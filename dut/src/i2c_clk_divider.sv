==> flow/design.v <==
`timescale 1ns/1ps
module i2c_clk_divider (
    input logic reset,
    input logic ref_clk,
    output logic i2c_clk
);
    parameter DELAY = 1000;
    logic [9:0] count;
    always @( posedge ref_clk ) begin 
        if(reset == 1) begin
            i2c_clk <= 0;
            count <= 0;
        end
        else begin
            if (count == (DELAY/2)) begin
                i2c_clk <= ~i2c_clk;
                count <= 0;
            end
            else begin
                count <= count + 1;
            end
        end
    end
endmodule
======== Tool chain data of i2c_clk_divider ========
The steps from the RTL of i2c_clk_divider to its reports follow in flow order.
Line numbers count from 1 in the design file above.
A cell with - has no value.
design
  top module .............................. i2c_clk_divider
  clock ................................... ref_clk
  standard-cell library ................... sky130hd
  corner .................................. tt_025C_1v80

======== Word level ========
Counts by Yosys on the flattened word-level netlist (proc, flatten, opt, wreduce; memories kept). Register bits leave out memories and registers merged into their read ports (data or address); mux counts leave out enables and synchronous resets folded into registers. Print and check cells are left out. Cells with the same type and inputs are merged into one.
bit counts
  register bits after elaboration ......... 11
  input bits .............................. 2
  output and inout bits ................... 1
  word-level cells ........................ 6
cells by class
  $add $sub $neg .......................... 1
  eq/ne operators ......................... 1
  bitwise gates (word level) .............. 1
  reductions and logical operators ........ 1
operator list
  cell                                     number
  adder 10 x 1 -> 10 bit with constant B   1
  == test 10 x 9 -> 1 bit with constant B  1
  OR reduction 2 bit                       1
  inverter 1 bit                           1

======== Logic depth ========
Depth = most cells in a row (Yosys ltp): at word level without a register or memory, in the mapped netlist without a sequential cell, where the memories' decode and read muxes count.
depth
  depth in word-level cells ............... 2
  ABC_AREA ................................ 0
  depth in mapped cells ................... 6
  gate-level depth less buffers ........... 6

======== Netlist ========
The flow's flattened synthesis, as Yosys stat reports it; memories are mapped. The netlist is that of the ABC_AREA named above (0 if unset); the other value can give another one.
mapped netlist
  cell count .............................. 58
  chip area (Yosys) ....................... 520.5 µm²
  sequential area ......................... 220.2 µm²
  flip-flops .............................. 11
  buffers ................................. 1
cells by type
  cell type                  number  total area (µm²)
  sky130_fd_sc_hd__dfxtp_1   11      220.211
  sky130_fd_sc_hd__nor2_1    13      48.797
  sky130_fd_sc_hd__xnor2_1   5       43.792
  sky130_fd_sc_hd__ha_1      2       25.024
  sky130_fd_sc_hd__nand4_4   1       21.27
  sky130_fd_sc_hd__nand3_1   4       20.019
  sky130_fd_sc_hd__inv_1     5       18.768
  sky130_fd_sc_hd__xor2_1    2       17.517
  sky130_fd_sc_hd__o21ai_4   1       16.266
  sky130_fd_sc_hd__nor3_1    3       15.014
  sky130_fd_sc_hd__or3_4     1       11.261
  sky130_fd_sc_hd__a21oi_1   2       10.01
  sky130_fd_sc_hd__o211a_1   1       10.01
  sky130_fd_sc_hd__a31o_2    1       8.758
  sky130_fd_sc_hd__nand2_2   1       6.256
  sky130_fd_sc_hd__nand2b_1  1       6.256
  sky130_fd_sc_hd__nand4_1   1       6.256
  sky130_fd_sc_hd__nor4_1    1       6.256
Other cell types: 2; their cells: 2.

======== Worst setup path after synthesis ========
Source: OpenSTA report_checks on the synthesized netlist (no wires, ideal clock, input and output delay 20% of the period each), path of least setup slack; recovery checks are left aside. Register names are those of the netlist, which keeps one name where synthesis merged equal registers.
timing post-synthesis
  kind .................................... reg2reg
  start ................................... register count[0]
  end ..................................... register count[2]
  clock period ............................ 2.5 ns
  library setup time ...................... 0.120 ns
  launch time at the first pin ............ 0.000 ns
  data arrival time ....................... 1.226 ns
  required time ........................... 2.380 ns
  setup slack ............................. 1.154 ns
  path delay .............................. 1.346 ns
  stages on the path ...................... 7
  buffers on the path ..................... 0
  synthesis period reached ................ 1.346 ns
"path delay" is the arrival time less input delay plus setup time.
"stages on the path" counts driving pins, that of a launching flip-flop among them; a cell with two outputs on the path counts twice.
"synthesis period reached" = period - worst setup slack (recovery checks aside). The figure is calculated, with input and output delays left at 20% of the set period.
Between the ends stands the longest chain of elaborated cells between them, by number of cells; it is not shown to be the way that was timed. Of several equally long chains one is given.
Each line given opens the expression or statement behind the cell; cells for indexed reads and writes are added by Yosys, which also makes memories of some case tables.
At most two assigning lines are given for a register; there are more.
on the way, post-synthesis
  path through ............................ sky130_fd_sc_hd__dfxtp_1 -> sky130_fd_sc_hd__inv_1 -> sky130_fd_sc_hd__ha_1 -> sky130_fd_sc_hd__nand2b_1 -> sky130_fd_sc_hd__or3_4 -> sky130_fd_sc_hd__o21ai_4 -> sky130_fd_sc_hd__nor2_1
  length of the longest elaborated chain .. 2
  elaborated cells on any way between the ends .. 3
  RTL lines with such cells ............... 2
  classes of those cells .................. add/sub (1); eq/ne (1); reduce/logical (1)
ends and longest elaborated chain, post-synthesis
  item                     RTL line  text
  from (decl)              8         logic [9:0] count;
  from (assign)            12        count <= 0;
  from (assign)            20        count <= count + 1;
  == test 10 x 9 -> 1 bit  15        if (count == (DELAY/2)) begin
  OR reduction 2 bit       -
  to (assign)              17        count <= 0;
  to (assign)              20
  to (decl)                8

======== Timing after layout ========
Path of least setup slack in the final report of flow run 1 (OpenROAD, finished layout, wires in). Where an end is a register, its clock arrival counts in the times.
timing after layout
  kind .................................... reg2reg
  start ................................... register count[1]
  end ..................................... register count[2]
  clock period ............................ 1.16 ns
  library setup time ...................... 0.11 ns
  launch time at the first pin ............ 0.28 ns
  data arrival time ....................... 1.50 ns
  required time ........................... 1.32 ns
  setup slack ............................. -0.18 ns
  stages on the path ...................... 7
  buffers on the path ..................... 0
Between the ends stands the longest chain of elaborated cells between them, by number of cells; it is not shown to be the way that was timed. Of several equally long chains one is given.
At most two assigning lines are given for a register; there are more.
on the way, after layout
  path through ............................ sky130_fd_sc_hd__dfxtp_2 -> sky130_fd_sc_hd__inv_2 -> sky130_fd_sc_hd__ha_4 -> sky130_fd_sc_hd__nand2b_4 -> sky130_fd_sc_hd__or3_4 -> sky130_fd_sc_hd__o21ai_4 -> sky130_fd_sc_hd__nor2_1
  length of the longest elaborated chain .. 2
  elaborated cells on any way between the ends .. 3
  RTL lines with such cells ............... 2
  classes of those cells .................. add/sub (1); eq/ne (1); reduce/logical (1)
ends and longest elaborated chain, after layout
  item                     RTL line  text
  from (decl)              8         logic [9:0] count;
  from (assign)            12        count <= 0;
  from (assign)            20        count <= count + 1;
  == test 10 x 9 -> 1 bit  15        if (count == (DELAY/2)) begin
  OR reduction 2 bit       -
  to (assign)              17        count <= 0;
  to (assign)              20
  to (decl)                8

==> results <==
Measured data: module i2c_clk_divider, platform sky130hd, 2 stored runs of the flow under differing settings, order arbitrary. Input and output delays are each 20% of the period that was set; the output load is 0.01 pF.
By "critical path time" is meant the share of the clock period that the worst setup path is allowed (20% is reserved at inputs, 20% at outputs), minus its slack. Clock arrival times at its registers enter into it.
"power consumption" rests on the timing tool's default activity at the inputs, not on a simulated workload.

---- flow run 1 ----
settings
  period_ns = 1.16
  CORE_UTILIZATION = 29
  SETUP_SLACK_MARGIN = 0.22
  CAP_MARGIN = 5
  MIN_ROUTING_LAYER = met2
  CORE_MARGIN = 2
  SLEW_MARGIN = 20
results
  power consumption ....................... 0.7668 mW
  setup slack of the worst path ........... -0.183 ns
  standard-cell area after layout ......... 787.0 µm²
  post-route utilization .................. 0.461
  post-route worst hold slack ............. 0.530 ns
  area inside the die boundary ............ 2149.7 µm²
  netlist area reported by Yosys .......... 520.5 µm²
  critical path time ...................... 1.34 ns
  critical path kind ...................... reg2reg

---- flow run 2 ----
settings
  period_ns = 1.42
  SETUP_SLACK_MARGIN = 0.36
  CAP_MARGIN = 20
  CORE_MARGIN = 2
  CORE_UTILIZATION = 40
  SLEW_MARGIN = 20
results
  post-route utilization .................. 0.553
  setup slack of the worst path ........... 0.080 ns
  power consumption ....................... 0.5966 mW
  standard-cell area after layout ......... 639.4 µm²
  netlist area reported by Yosys .......... 520.5 µm²
  area inside the die boundary ............ 1605.6 µm²
  critical path time ...................... 1.34 ns
  critical path kind ...................... reg2reg
  post-route worst hold slack ............. 0.499 ns
